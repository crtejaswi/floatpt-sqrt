==> flow/design.v <==
`timescale 1ns/1ns
module root_restoring (d,load,clk,reset,q,r,busy,ready,count);
    input  [31:0] d;                                             
    input         load;                                          
    output reg    busy; output reg    ready;
    input         clk, reset;                                     
    output [15:0] q;                                             
    output [16:0] r;                                             
    output  [3:0] count;                                         
    reg    [31:0] reg_d;
    reg    [15:0] reg_q;
    reg    [16:0] reg_r;
    reg     [3:0] count;
    wire   [17:0] sub_out = {reg_r[15:0],reg_d[31:30]} - {reg_q,2'b1};  
    wire   [16:0] rem_out = sub_out[17]?                         
                    {reg_r[14:0],reg_d[31:30]} : sub_out[16:0];  
    assign q = reg_q;
    assign r = reg_r;
    always @(posedge clk or negedge reset) begin
        if (!reset) begin
            busy  <= 0; ready <= 0;
        end else begin
            if (load) begin
                reg_d <= d; reg_q <= 0; reg_r <= 0;
                busy  <= 1; ready <= 0; count <= 0;
            end else if (busy) begin
                reg_d <= {reg_d[29:0],2'b0};                     
                reg_q <= {reg_q[14:0],~sub_out[17]};             
                reg_r <= rem_out;
                count <= count + 4'b1;                           
                if (count == 4'hf) begin                         
                    busy  <= 0; ready <= 1;                      
                end
            end
        end
    end
endmodule
# Tool chain data of root_restoring

What the tools print for root_restoring, step after step.
Line numbers count from 1 in the design file above.
Not given: --

Top: root_restoring
Clock port: clk
Cell library: sky130hd
Corner: tt_025C_1v80

# Word-level counts

Counts by Yosys on the flattened word-level netlist (proc, flatten, opt, wreduce; memories kept). Register bits leave out memories and registers merged into their read ports (data or address). Print and check cells are left out. Cells with the same type and inputs are merged into one.

Input bits: 35
Register bits: 71
Output and inout bits: 39
Elaborated cells: 26

Bitwise gates (word level): 1
Reduce/logical cells: 4
Eq/ne operators: 1
Mux-type cells: 12
Add/subtract/negate cells: 2

Operators by type and width:

| cell                                 | count |
| 2-to-1 mux 32 bit                    | 2 |
| 2-to-1 mux 17 bit                    | 2 |
| subtractor 18 bit                    | 1 |
| 2-to-1 mux 16 bit                    | 1 |
| 2-to-1 mux 1 bit                     | 6 |
| AND reduction 2 bit                  | 2 |
| nonzero test 2 bit                   | 2 |
| adder 4 x 1 -> 4 bit with constant B | 1 |
| == test 4 bit with constant B        | 1 |
| 2-to-1 mux 4 bit                     | 1 |
| inverter 1 bit                       | 1 |

# Logic depth

Longest topological path by Yosys (ltp), each cell counted once; first at word level (registers and memories cut), then after technology mapping (sequential cells cut; the memories' decode and read muxes count).

Word-level depth: 4
ABC_AREA: 0
Mapped depth: 11
Mapped depth without buffers: 9

# Netlist

Yosys stat after the flow's synthesis: flattened, memories mapped to cells. It holds for the ABC_AREA given above (unset counts as 0); a run with the other value may have another netlist.

Cell types:

| type                      | count | area in all (µm²) |
| sky130_fd_sc_hd__edfxtp_1 | 69    | 2.07E+03 |
| sky130_fd_sc_hd__mux2_2   | 30    | 337.824 |
| sky130_fd_sc_hd__ha_1     | 17    | 212.704 |
| sky130_fd_sc_hd__nor2_1   | 44    | 165.158 |
| sky130_fd_sc_hd__mux2i_1  | 14    | 140.134 |
| sky130_fd_sc_hd__xnor2_1  | 11    | 96.342 |
| sky130_fd_sc_hd__a21oi_1  | 17    | 85.082 |
| sky130_fd_sc_hd__inv_1    | 17    | 63.811 |
| sky130_fd_sc_hd__xor2_1   | 6     | 52.55 |
| sky130_fd_sc_hd__dfrtp_1  | 2     | 50.048 |
| sky130_fd_sc_hd__nand2_1  | 12    | 45.043 |
| sky130_fd_sc_hd__nor3_1   | 8     | 40.038 |
| sky130_fd_sc_hd__a211oi_2 | 3     | 37.536 |
| sky130_fd_sc_hd__and2_1   | 5     | 31.28 |
| sky130_fd_sc_hd__o21ai_0  | 6     | 30.029 |
| sky130_fd_sc_hd__buf_1    | 6     | 22.522 |
| sky130_fd_sc_hd__o21a_1   | 3     | 22.522 |
| sky130_fd_sc_hd__a31oi_1  | 3     | 18.768 |

Not listed: further types 23, cells in them 33.

Standard cells after synthesis: 306
Mapped flip-flops: 71
Sequential area: 2,122.0 µm²
Cell area after synthesis: 3,766.1 µm²

# Path before layout

Source: OpenSTA report_checks on the synthesized netlist (no wires, ideal clock, input and output delay 20% of the period each), path of least setup slack; recovery checks are left aside. Register names are those of the netlist, which keeps one name where synthesis merged equal registers.

Path type: input to register
Start: input load
End: register count[0]
Setup time: 0.432 ns
Slack: 0.707 ns
Driving pins on the path: 3
Data required time: 3.818 ns
Period: 4.25 ns
Input delay: 0.850 ns
Time at the first pin: 0.850 ns
Buffers on the path: 2
Arrival: 3.111 ns
Delay of the path: 2.693 ns
Period reached after synthesis: 3.543 ns

"delay of the path" = arrival - input delay + setup time.
"driving pins on the path": output pins that drive a net of the path, with the launching flip-flop's if there is one; two outputs of one cell count as two.
"period reached after synthesis" = period - worst setup slack (recovery checks aside). The figure is calculated, with input and output delays left at 20% of the set period.
Between the ends stands the longest chain of elaborated cells between them, by number of cells; it is not shown to be the way that was timed. Of several equally long chains one is given.
A line is the first line of the expression or statement that the cell stems from. Yosys adds cells for indexed reads and writes and turns some case tables into memories.

Cells stage by stage: sky130_fd_sc_hd__clkbuf_1 sky130_fd_sc_hd__buf_1 sky130_fd_sc_hd__o21a_1
Cells in the longest elaborated chain: 2
Elaborated cells between the ends (all ways): 2
RTL lines with such cells: 0
Classes of those cells: reduce/logical (2)

Ends and longest elaborated chain, after synthesis:

| element             | RTL line | RTL |
| from (decl)         | 4        | `input         load;` |
| nonzero test 2 bit  | --       |  |
| AND reduction 2 bit | --       |  |
| to (assign)         | 25       | `busy  <= 1; ready <= 0; count <= 0;` |
| to (assign)         | 30       | `count <= count + 4'b1;` |
| to (decl)           | 9        | `output  [3:0] count;` |

# Path in the finished layout

Path of least setup slack in the final report of stored run 2 (OpenROAD, finished layout, wires in). Where an end is a register, its clock arrival counts in the times.

Path type: register to register
Start: register reg_r[10]
End: register reg_r[12]
Time at the first pin: 0.35 ns
Setup time: 0.26 ns
Slack: 1.70 ns
Period: 4.62 ns
Arrival: 2.99 ns
Driving pins on the path: 10
Data required time: 4.70 ns
Buffers on the path: 1

Between the ends stands the longest chain of elaborated cells between them, by number of cells; it is not shown to be the way that was timed. Of several equally long chains one is given.

Cells stage by stage: sky130_fd_sc_hd__edfxtp_1 sky130_fd_sc_hd__ha_1 sky130_fd_sc_hd__nand4_1 sky130_fd_sc_hd__nor4_1 sky130_fd_sc_hd__o21ai_1 sky130_fd_sc_hd__and4b_1 sky130_fd_sc_hd__or3_1 sky130_fd_sc_hd__buf_8 sky130_fd_sc_hd__mux2i_1 sky130_fd_sc_hd__nor2_1
Cells in the longest elaborated chain: 3
Elaborated cells between the ends (all ways): 3
RTL lines with such cells: 3
Classes of those cells: add/sub (1); mux (2)

Ends and longest elaborated chain, after layout:

| element           | RTL line | RTL |
| from (decl)       | 12       | `reg    [16:0] reg_r;` |
| from (assign)     | 24       | `reg_d <= d; reg_q <= 0; reg_r <= 0;` |
| from (assign)     | 29       | `reg_r <= rem_out;` |
| subtractor 18 bit | 14       | `wire   [17:0] sub_out = {reg_r[15:0],reg_d[31:30]} - {reg_q,2'b1};` |
| 2-to-1 mux 17 bit | 15       | `wire   [16:0] rem_out = sub_out[17]?` |
| 2-to-1 mux 17 bit | 26       | `end else if (busy) begin` |
| to (assign)       | 24       |  |
| to (assign)       | 29       |  |
| to (decl)         | 12       |  |

Appendix: measured runs

Module root_restoring, platform sky130hd: 2 stored runs of the flow (Yosys, OpenROAD) with differing settings, in no particular order. Input and output delays are each 20% of the period that was set; the output load is 0.01 pF.
"period achieved" = clock period - worst setup slack. The figure is calculated, with input and output delays left at 20% of the set period.
"time used up by the worst setup path" = time allowed to the worst setup path (clock period - input delay - output delay, where it has them) - its slack; a late launch clock adds to it, a late capture clock takes from it.
"total power of the final layout" is the tool's figure for a default switching activity; nothing was simulated.

## Stored run 1

==> flow/run.sh <==
#!/bin/bash
# the make line also repeats the synthesis and layout settings of config.mk as NAME=value (left out here)
make -C /OpenROAD-flow-scripts/flow DESIGN_CONFIG=/design/flow/config.mk WORK_HOME=/design/flow/orfs CLKGATE_MAP_FILE= finish
==> flow/config.mk <==
export PLATFORM = sky130hd
export DESIGN_NAME = root_restoring
export DESIGN_NICKNAME = root_restoring
export VERILOG_FILES = /design/flow/design.v
export SDC_FILE = /design/flow/constraint.sdc
export NUM_CORES = 4
export LEC_CHECK = 0
export ABC_AREA = 1
export CAP_MARGIN = 20
export CELL_PAD_IN_SITES_DETAIL_PLACEMENT = 1
export CELL_PAD_IN_SITES_GLOBAL_PLACEMENT = 1
export CORE_ASPECT_RATIO = 1.01
export CORE_MARGIN = 9
export CORE_UTILIZATION = 65
export CTS_CLUSTER_DIAMETER = 111
export PLACE_DENSITY_LB_ADDON = 0.25
export SETUP_SLACK_MARGIN = 0.26
export SLEW_MARGIN = 20
export TNS_END_PERCENT = 75
==> flow/constraint.sdc <==
create_clock -name core_clock -period 2.66 [get_ports {clk}]
set_input_delay 0.5320 -clock core_clock [delete_from_list [all_inputs] [get_ports {clk}]]
set_output_delay 0.5320 -clock core_clock [all_outputs]
set_load 0.01 [all_outputs]

Stored run 1: incomplete, placement halted on FLW-0024

## Stored run 2

==> flow/run.sh <==
#!/bin/bash
# the make line also repeats the synthesis and layout settings of config.mk as NAME=value (left out here)
make -C /OpenROAD-flow-scripts/flow DESIGN_CONFIG=/design/flow/config.mk WORK_HOME=/design/flow/orfs CLKGATE_MAP_FILE= finish
==> flow/config.mk <==
export PLATFORM = sky130hd
export DESIGN_NAME = root_restoring
export DESIGN_NICKNAME = root_restoring
export VERILOG_FILES = /design/flow/design.v
export SDC_FILE = /design/flow/constraint.sdc
export NUM_CORES = 4
export LEC_CHECK = 0
export ABC_AREA = 0
export CAP_MARGIN = 40
export CELL_PAD_IN_SITES_DETAIL_PLACEMENT = 1
export CORE_MARGIN = 2
export CORE_UTILIZATION = 46
export HOLD_SLACK_MARGIN = 0.01
export MAX_ROUTING_LAYER = met5
export PLACE_DENSITY_LB_ADDON = 0.3
export SLEW_MARGIN = 20
==> flow/constraint.sdc <==
create_clock -name core_clock -period 4.62 [get_ports {clk}]
set_input_delay 0.9240 -clock core_clock [delete_from_list [all_inputs] [get_ports {clk}]]
set_output_delay 0.9240 -clock core_clock [all_outputs]
set_load 0.01 [all_outputs]

| result of stored run 2 | value |
|---|---|
| netlist area reported by Yosys | 3,766.1 µm² |
| die outline area | 8,927.4 µm² |
| standard-cell area after layout | 4,834.6 µm² |
| final utilization | 59.7% |
| setup slack of the worst path | 1.704 ns |
| total negative slack | 0.000 ns |
| final worst hold slack | 0.523 ns |
| total power of the final layout | 2.313 mW |
| period achieved | 2.916 ns |
| time used up by the worst setup path | 2.92 ns |
| critical path kind | register to register |
